==> flow/design.v <==
module fifo	
#(								  	
parameter WIDTH = 8
)
(                               
input  wire        CLK,         
input  wire        RST,         							
input  wire              FI_STB,      
input  wire  [WIDTH-1:0] FI_DAT,      
output wire              FI_BSY,                           
output wire              FO_STB,      
input  wire              FO_ACK,      
output wire  [WIDTH-1:0] FO_DAT    
);                              
reg   [WIDTH-1:0] ff_dat [0:15];
reg   [3:0] ff_sel;
wire		ff_in_busy;
reg         ff_out_stb;
integer     ff_state;
assign FI_BSY     = ff_in_busy;
assign FO_STB     = ff_out_stb;
assign ff_in_busy = (ff_state==4);
always @(posedge CLK or posedge RST)
 if(RST) 
    begin
		ff_state     <= 0;
		ff_sel       <= 4'hF;
		ff_out_stb   <= 1'b0;
	end	
 else casex(ff_state)
0:  begin
	 ff_sel      <=                  4'hF;
	 ff_out_stb  <=                  1'b0;
	 ff_state    <=                     1;
    end
1: if(FI_STB) 		  
	begin
	 ff_sel      <=         ff_sel + 1'b1;
	 ff_out_stb  <=                  1'b1;
	 ff_state    <=                     2;
    end
2: if(FI_STB && FO_ACK) 		  
	begin
	 ff_sel      <=                ff_sel;
	 ff_out_stb  <=                  1'b1;
	 ff_state    <=                     2;
    end
   else if(FI_STB)	
	begin
	 ff_sel      <=         ff_sel + 1'b1;
	 ff_out_stb  <=                  1'b1;
	 ff_state    <=                     3;
    end
   else if(FO_ACK)	
	begin
	 ff_sel      <=         ff_sel - 1'b1;
	 ff_out_stb  <=                  1'b0;
	 ff_state    <=                     1;
    end
3: if(FI_STB && FO_ACK) 		  
	begin
	 ff_sel      <=                ff_sel;
	 ff_out_stb  <=                  1'b1;
	 ff_state    <=                     3;
    end
   else if(FI_STB)	
	begin
	 ff_sel      <=         ff_sel + 1'b1;
	 ff_out_stb  <=                  1'b1;
	 ff_state    <= (ff_sel>=14)? 4:3;
    end
   else if(FO_ACK)	
	begin
	 ff_sel      <=         ff_sel - 1'b1;
	 ff_out_stb  <=                  1'b1;
	 ff_state    <= (ff_sel<=1)?      2:3;
    end
4: if(FI_STB && FO_ACK) 		  
	begin
	 ff_sel      <=                ff_sel;
	 ff_out_stb  <=                  1'b1;
	 ff_state    <=                     4;
    end
   else if(FO_ACK)	
	begin
	 ff_sel      <=         ff_sel - 1'b1;
	 ff_out_stb  <=                  1'b1;
	 ff_state    <= (ff_sel>=14)? 4:3;
    end
default: ff_state <= 0;
endcase
always @(posedge CLK)
 if(FI_STB & ~ff_in_busy) begin 
	                   ff_dat[4'h0] <= FI_DAT;
	                   ff_dat[4'h1] <= ff_dat[4'h0];
	                   ff_dat[4'h2] <= ff_dat[4'h1];
	                   ff_dat[4'h3] <= ff_dat[4'h2];
	                   ff_dat[4'h4] <= ff_dat[4'h3];
	                   ff_dat[4'h5] <= ff_dat[4'h4];
	                   ff_dat[4'h6] <= ff_dat[4'h5];
	                   ff_dat[4'h7] <= ff_dat[4'h6];
	                   ff_dat[4'h8] <= ff_dat[4'h7];
	                   ff_dat[4'h9] <= ff_dat[4'h8];
	                   ff_dat[4'hA] <= ff_dat[4'h9];
	                   ff_dat[4'hB] <= ff_dat[4'hA];
	                   ff_dat[4'hC] <= ff_dat[4'hB];
	                   ff_dat[4'hD] <= ff_dat[4'hC];
	                   ff_dat[4'hE] <= ff_dat[4'hD];
	                   ff_dat[4'hF] <= ff_dat[4'hE];
                      end					   
assign                FO_DAT = ff_dat[ff_sel];
endmodule
module M1_ONP(
    input clk, rst,
    input [3:0] in_data,             
    input wr_data,                  
    input rd_data_fifo,             
    output wire ready_fifo,
    output wire [3:0] o_data_fifo
    );
    parameter addition  = 4'hA;          
    parameter subtraction  = 4'hB;        
    parameter multiplication  = 4'hC;           
    parameter equal  = 4'hD;            
    parameter left_bracket  = 4'hE;        
    parameter right_bracket  = 4'hF;       
    parameter idle = 3'd0, out_queue = 3'd1, stack_queue = 3'd2, push_stack = 3'd3, pop_stack = 3'd4; 
    reg [3:0] counter;                    
    reg [2:0] state;  
    reg [2:0] next_state;
	reg [3:0] dane;
    reg [3:0] stos [0:15];
    reg wr_fifo;
    reg [3:0] dane_fifo;
    wire we_fifo_ready;
    reg we_fifo_rd;
    wire [3:0] we_fifo_data;
    reg brackets;    
    always@(posedge clk or posedge rst) begin
        if (rst)
            brackets = 0;
        else if (we_fifo_rd && dane == right_bracket)    
            brackets = 1;
        else if (state == pop_stack)
                if (stos[counter-1] == left_bracket)    
                    brackets = 0;                     
     end
    wire pop_stack_operator = (brackets) || ( 
                                (counter > 0) && ( stos[counter-1] !=left_bracket) && (stos[counter-1][3:1] >= dane[3:1] &&  (dane >= addition || dane <= multiplication) ||  
                                (dane == equal)));
    always@(posedge clk or posedge rst) begin
        if (rst)
            state <= idle;
        else
            state <= next_state;
    end
    always@(posedge clk or posedge rst) begin
        if (rst)
            counter <= 4'd0;
        else
            if (state == push_stack)
                counter <= counter + 1;
            else if(state == pop_stack)
                counter <= counter - 1;
    end
    integer k;   
    always@(posedge clk or posedge rst) begin
        if (rst)
            for(k = 0; k < 32 ; k = k+1)
                stos[k] <= 0;
        else if (state == push_stack) 
            stos[counter] <= dane;
    end
    always@* begin
        case (state)
            idle : 
                if (we_fifo_rd)
                    if (dane < 4'hA)
                        next_state = out_queue;                 
                    else
                        next_state = stack_queue;               
                else
                    next_state = idle;
            out_queue :
                next_state = idle;
            stack_queue :
                if (pop_stack_operator) 
                    next_state = pop_stack;
                else
                    if (dane == equal)
                        next_state = out_queue;
                    else
                        next_state = push_stack;
            push_stack :
                next_state = idle;
            pop_stack :
                if (stos[counter-1] == left_bracket)
                    next_state = idle;
                else
                    next_state = stack_queue;
            default : next_state = idle;
        endcase
    end
    always @(posedge clk or posedge rst) begin
        if (rst)
            wr_fifo <= 0;
        else if (state==out_queue) begin
            dane_fifo <= dane;
            wr_fifo <= 1;
        end
        else if (state==pop_stack) begin
            if (stos[counter-1] != left_bracket) begin
                dane_fifo <= stos[counter-1];
                wr_fifo <= 1;
            end
        end
        else
            wr_fifo <= 0;
    end
    always@(posedge clk or posedge rst) begin
        if (rst) 
            we_fifo_rd <= 0;
        else if (state == idle && next_state == idle && we_fifo_ready) begin
            we_fifo_rd <= 1;
            dane <= we_fifo_data;
        end
        else
            we_fifo_rd <= 0;
    end
fifo 
    #(								  
     .WIDTH(4)
    ) 
    FIFO_WE (
     .CLK(clk),
     .RST(rst),
     .FI_STB(wr_data),
     .FI_DAT(in_data),
     .FI_BSY(),
     .FO_STB(we_fifo_ready),
     .FO_ACK(we_fifo_rd),
     .FO_DAT(we_fifo_data)
    );
fifo 
    #(								  
     .WIDTH(4)
    ) 
    FIFO_WY (
     .CLK(clk),
     .RST(rst),
     .FI_STB(wr_fifo),
     .FI_DAT(dane_fifo),
     .FI_BSY(),
     .FO_STB(ready_fifo),
     .FO_ACK(rd_data_fifo),
     .FO_DAT(o_data_fifo)
    );
endmodule
# Tool chain data of M1_ONP
# What the tools print for M1_ONP, step after step.
# Line numbers count from 1 in the design file above.
# Library cell names are shortened.
# The mark -- stands for no value.
[setup]
top_module = "M1_ONP"
clock_port = "clk"
lib = "sky130hd"
pvt_corner = "tt_025C_1v80"

# Elaborated design
# Counts by Yosys on the flattened word-level netlist (proc, flatten, opt, wreduce). Print and check cells are left out.
[classes]
addsub = 6
n_div = 0
multipliers = 0
n_mux = 78
compare = 9
reduce_logical = 53
n_shift = 0
logic = 5
equal = 93
[op_table]
columns = ["cell", "count"]
rows = [
  ["32-bit two-way mux", 18],
  ["32-bit case mux with 5-bit select", 2],
  ["4-bit case mux with 16-bit select", 3],
  ["4-bit == test (second input constant)", 36],
  ["32-bit by 2-bit == test with 1-bit output (second input constant)", 4],
  ["4-bit two-way mux", 18],
  ["32-bit by 1-bit == test with 1-bit output (second input constant)", 2],
  ["32-bit by 3-bit == test with 1-bit output (second input constant)", 2],
  ["32-bit by 4-bit == test with 1-bit output (second input constant)", 2],
  ["32-bit logical NOT", 2],
  ["4-bit by 3-bit == test with 1-bit output (second input constant)", 16],
  ["2-bit AND reduction", 18],
  ["4-bit by 2-bit == test with 1-bit output (second input constant)", 8],
  ["4-bit case mux with 4-bit select", 2],
  ["1-bit two-way mux", 25],
  ["4-bit by 1-bit == test with 1-bit output (second input constant)", 4],
  ["4-bit by 3-bit != test with 1-bit output (second input constant)", 4],
  ["4-bit logical NOT", 4],
  ["4-bit AND reduction", 4],
  ["2-bit != test (second input constant)", 6],
  ["4-bit by 1-bit adder with 4-bit output (second input constant)", 3],
  ["4-bit by 1-bit subtractor with 4-bit output (second input constant)", 3],
  ["4-bit >= comparator (second input constant)", 3],
  ["2-bit nonzero test", 5],
  ["5-bit nonzero test", 2],
  ["1-bit case mux with 5-bit select", 2],
  ["3-bit AND reduction", 3],
  ["3-bit case mux with 3-bit select", 1],
]
# Other operator kinds: 19; their cells: 42.
[word_totals]
inputBits = 8
mem_bits_ro = 0
latchBits = 0
word_cells = 305
output_inout_bits = 5
mem_bits_rw = 0
clocked_rd_ports_x_width = 0
memories = 0
ff_bits = 284

# Depth
# Depth = most cells in a row (Yosys ltp): at word level without a register or memory, in the mapped netlist without a sequential cell, where the memories' decode and read muxes count.
[logic_depth]
ltp_word = 14
abc_area = 1
depth_mapped = 24
mapped_depth_nobuf = 23

# Mapped cells and area
# Source: synth_stat.txt of the flow (Yosys; design flattened, memories mapped). It holds for the ABC_AREA given above (unset counts as 0); a run with the other value may have another netlist.
# The area totals of this step are shown rounded.
[by_type]
columns = ["cell_type", "count"]
rows = [
  ["edfxtp_1", 136],
  ["dfrtp_1", 85],
  ["nand2_1", 237],
  ["nor2_1", 114],
  ["o21ai_0", 77],
  ["inv_1", 99],
  ["nand4_1", 47],
  ["dfstp_2", 10],
  ["nand3_1", 50],
  ["ha_1", 19],
  ["a21oi_1", 33],
  ["a22o_1", 12],
  ["a221oi_1", 11],
  ["xor2_1", 6],
  ["nand2_2", 8],
  ["clkbuf_1", 12],
  ["o211ai_1", 6],
  ["a32oi_1", 5],
]
# Other cell types: 33; their cells: 65.
[synth_totals]
area_um2 = 10430
flip_flops = 231
cells = 1032
sequential_area_um2 = 6474
buffers = 21

# Timing after synthesis
# OpenSTA on the mapped netlist: ideal clock, no wires. The path of least setup slack (recovery checks aside). Input and output delay are each 20% of the period. Register names are those of the netlist, which keeps one name where synthesis merged equal registers.
[synth_path]
kind = "input -> register"
start = "input wr_data"
end = "register FIFO_WE.ff_sel[3]"
delay_ps = 3651
driving_pins = 7
t_required_ps = 7938
in_delay_ps = 1606
setup_slack_ps = 2774
arrival_time_ps = 5165
clock_period_ps = 8030
setup_ps = 92
period_less_setup_slack_ps = 5256
# "delay_ps" is the arrival time less input delay plus setup time.
# "driving_pins" counts driving pins, that of a launching flip-flop among them; a cell with two outputs on the path counts twice.
# "period_less_setup_slack_ps" is the clock period less the worst setup slack; recovery checks do not enter. This is arithmetic on one report: input and output delays are still those of the set period (20% each).
# The rows between start and end are the longest chain of elaborated cells between them; the timing report does not say that the signal goes this way. Where chains are equally long, one stands for them.
# A line is the first line of the expression or statement that the cell stems from. Yosys adds cells for indexed reads and writes and turns some case tables into memories.
# At most two assigning lines are given for a register; there are more.
[synth_between]
path_cell_list = "inv_1 nor2_1 nor2_1 nand2_1 o21ai_0 o21ai_0 o21ai_0"
elab_chain_cells = 3
cone_cells = 10
[synth_rtl]
columns = ["item", "line_no", "text"]
rows = [
  ["start, declared", 116, "input wr_data,"],
  ["1-bit logical AND", 78, "4: if(FI_STB && FO_ACK)"],
  ["4-bit two-way mux", 78, ""],
  ["4-bit case mux with 4-bit select", 30, "else casex(ff_state)"],
  ["end, assigned", 38, "ff_sel <= ff_sel + 1'b1;"],
  ["end, assigned", 44, "ff_sel <= ff_sel;"],
  ["end, declared", 16, "reg   [3:0] ff_sel;"],
]

# Path in the finished layout
# From the final timing report of record 1: the path of least setup slack in the routed layout; clock arrival at registers is part of the times.
# The path's times are printed in steps of 10 ps; the period is the one set.
[layout_path]
kind = "register -> output"
start = "register FIFO_WY.ff_sel[1]"
end = "output o_data_fifo[3]"
out_delay_ps = 870
arrival_time_ps = 3470
clock_period_ps = 4330
driving_pins = 9
t_required_ps = 3460
setup_slack_ps = -10
# The rows between start and end are the longest chain of elaborated cells between them; the timing report does not say that the signal goes this way. Where chains are equally long, one stands for them.
# At most two assigning lines are given for a register; there are more.
[layout_between]
path_cell_list = "dfstp_2 inv_1 ha_1 inv_1 a41oi_1 nor4_1 nand2_1 nand4_1 clkdlybuf4s50_1"
elab_chain_cells = 2
cone_cells = 17
cone_lines = 1
[layout_rtl]
columns = ["item", "line_no", "text"]
rows = [
  ["start, declared", 16, "reg   [3:0] ff_sel;"],
  ["start, assigned", 38, "ff_sel <= ff_sel + 1'b1;"],
  ["start, assigned", 44, "ff_sel <= ff_sel;"],
  ["4-bit == test", 111, "assign                FO_DAT = ff_dat[ff_sel];"],
  ["4-bit case mux with 16-bit select", 111, ""],
  ["end, declared", 119, "output wire [3:0] o_data_fifo"],
]

# M1_ONP through Yosys and OpenROAD on sky130hd: 2 stored runs, unordered, with their settings and measured results. The constraints put input and output delay at 20% of the set period each and load the outputs with 0.01 pF.
# "clock_period_reached_ps" is the run's clock period less its worst setup slack. It is reckoned from that one timing run; input and output delays stay at 20% of the period that was set.
# "worst_path_allowed_less_slack_ps": the worst setup path's part of the clock period (all of it between registers, 20% less for each end at a port) less its slack. A launch clock that arrives late makes it longer, a capture clock that arrives late makes it shorter.
# By "design_power_w" is meant OpenSTA's value without simulated activity: inputs other than the clock are taken to toggle once in ten clock periods, and the tool carries that through the logic.
# "worst_path_allowed_less_slack_ps" is known to 10 ps.
# The measured numbers are rounded.

[[run]]
name = "record 1"
[run.settings]
period_ns = 4.33
CORE_UTILIZATION = 44
SETUP_SLACK_MARGIN = -0.43
PLACE_DENSITY_LB_ADDON = 0.24
TNS_END_PERCENT = 55
ABC_AREA = 1
GPL_TIMING_DRIVEN = 0
GPL_ROUTABILITY_DRIVEN = 1
SLEW_MARGIN = 30
MAX_ROUTING_LAYER = "met4"
CAP_MARGIN = 20
CORE_MARGIN = 2
[run.results]
worst_path_allowed_less_slack_ps = 3470
worst_setup_path_type = "register -> output"
worst_setup_slack_ps = -9
layout_utilization_frac = 0.506
clock_period_reached_ps = 4339
yosys.chip_area_um2 = 10430
fin_tns_ps = -9
dieArea_um2 = 24950
design_power_w = 0.005176

[[run]]
name = "record 2"
[run.settings]
period_ns = 2.64
CORE_UTILIZATION = 50
SETUP_SLACK_MARGIN = 0.14
PLACE_DENSITY = 0.9
CELL_PAD_IN_SITES_DETAIL_PLACEMENT = 0
CTS_CLUSTER_SIZE = 84
SLEW_MARGIN = 40
CAP_MARGIN = 20
CORE_MARGIN = 2
[run.results]
worst_path_allowed_less_slack_ps = 3270
worst_setup_path_type = "register -> register"
worst_setup_slack_ps = -627
layout_utilization_frac = 0.617
clock_period_reached_ps = 3267
yosys.chip_area_um2 = 10330
fin_tns_ps = -8374
dieArea_um2 = 21830
design_power_w = 0.008812
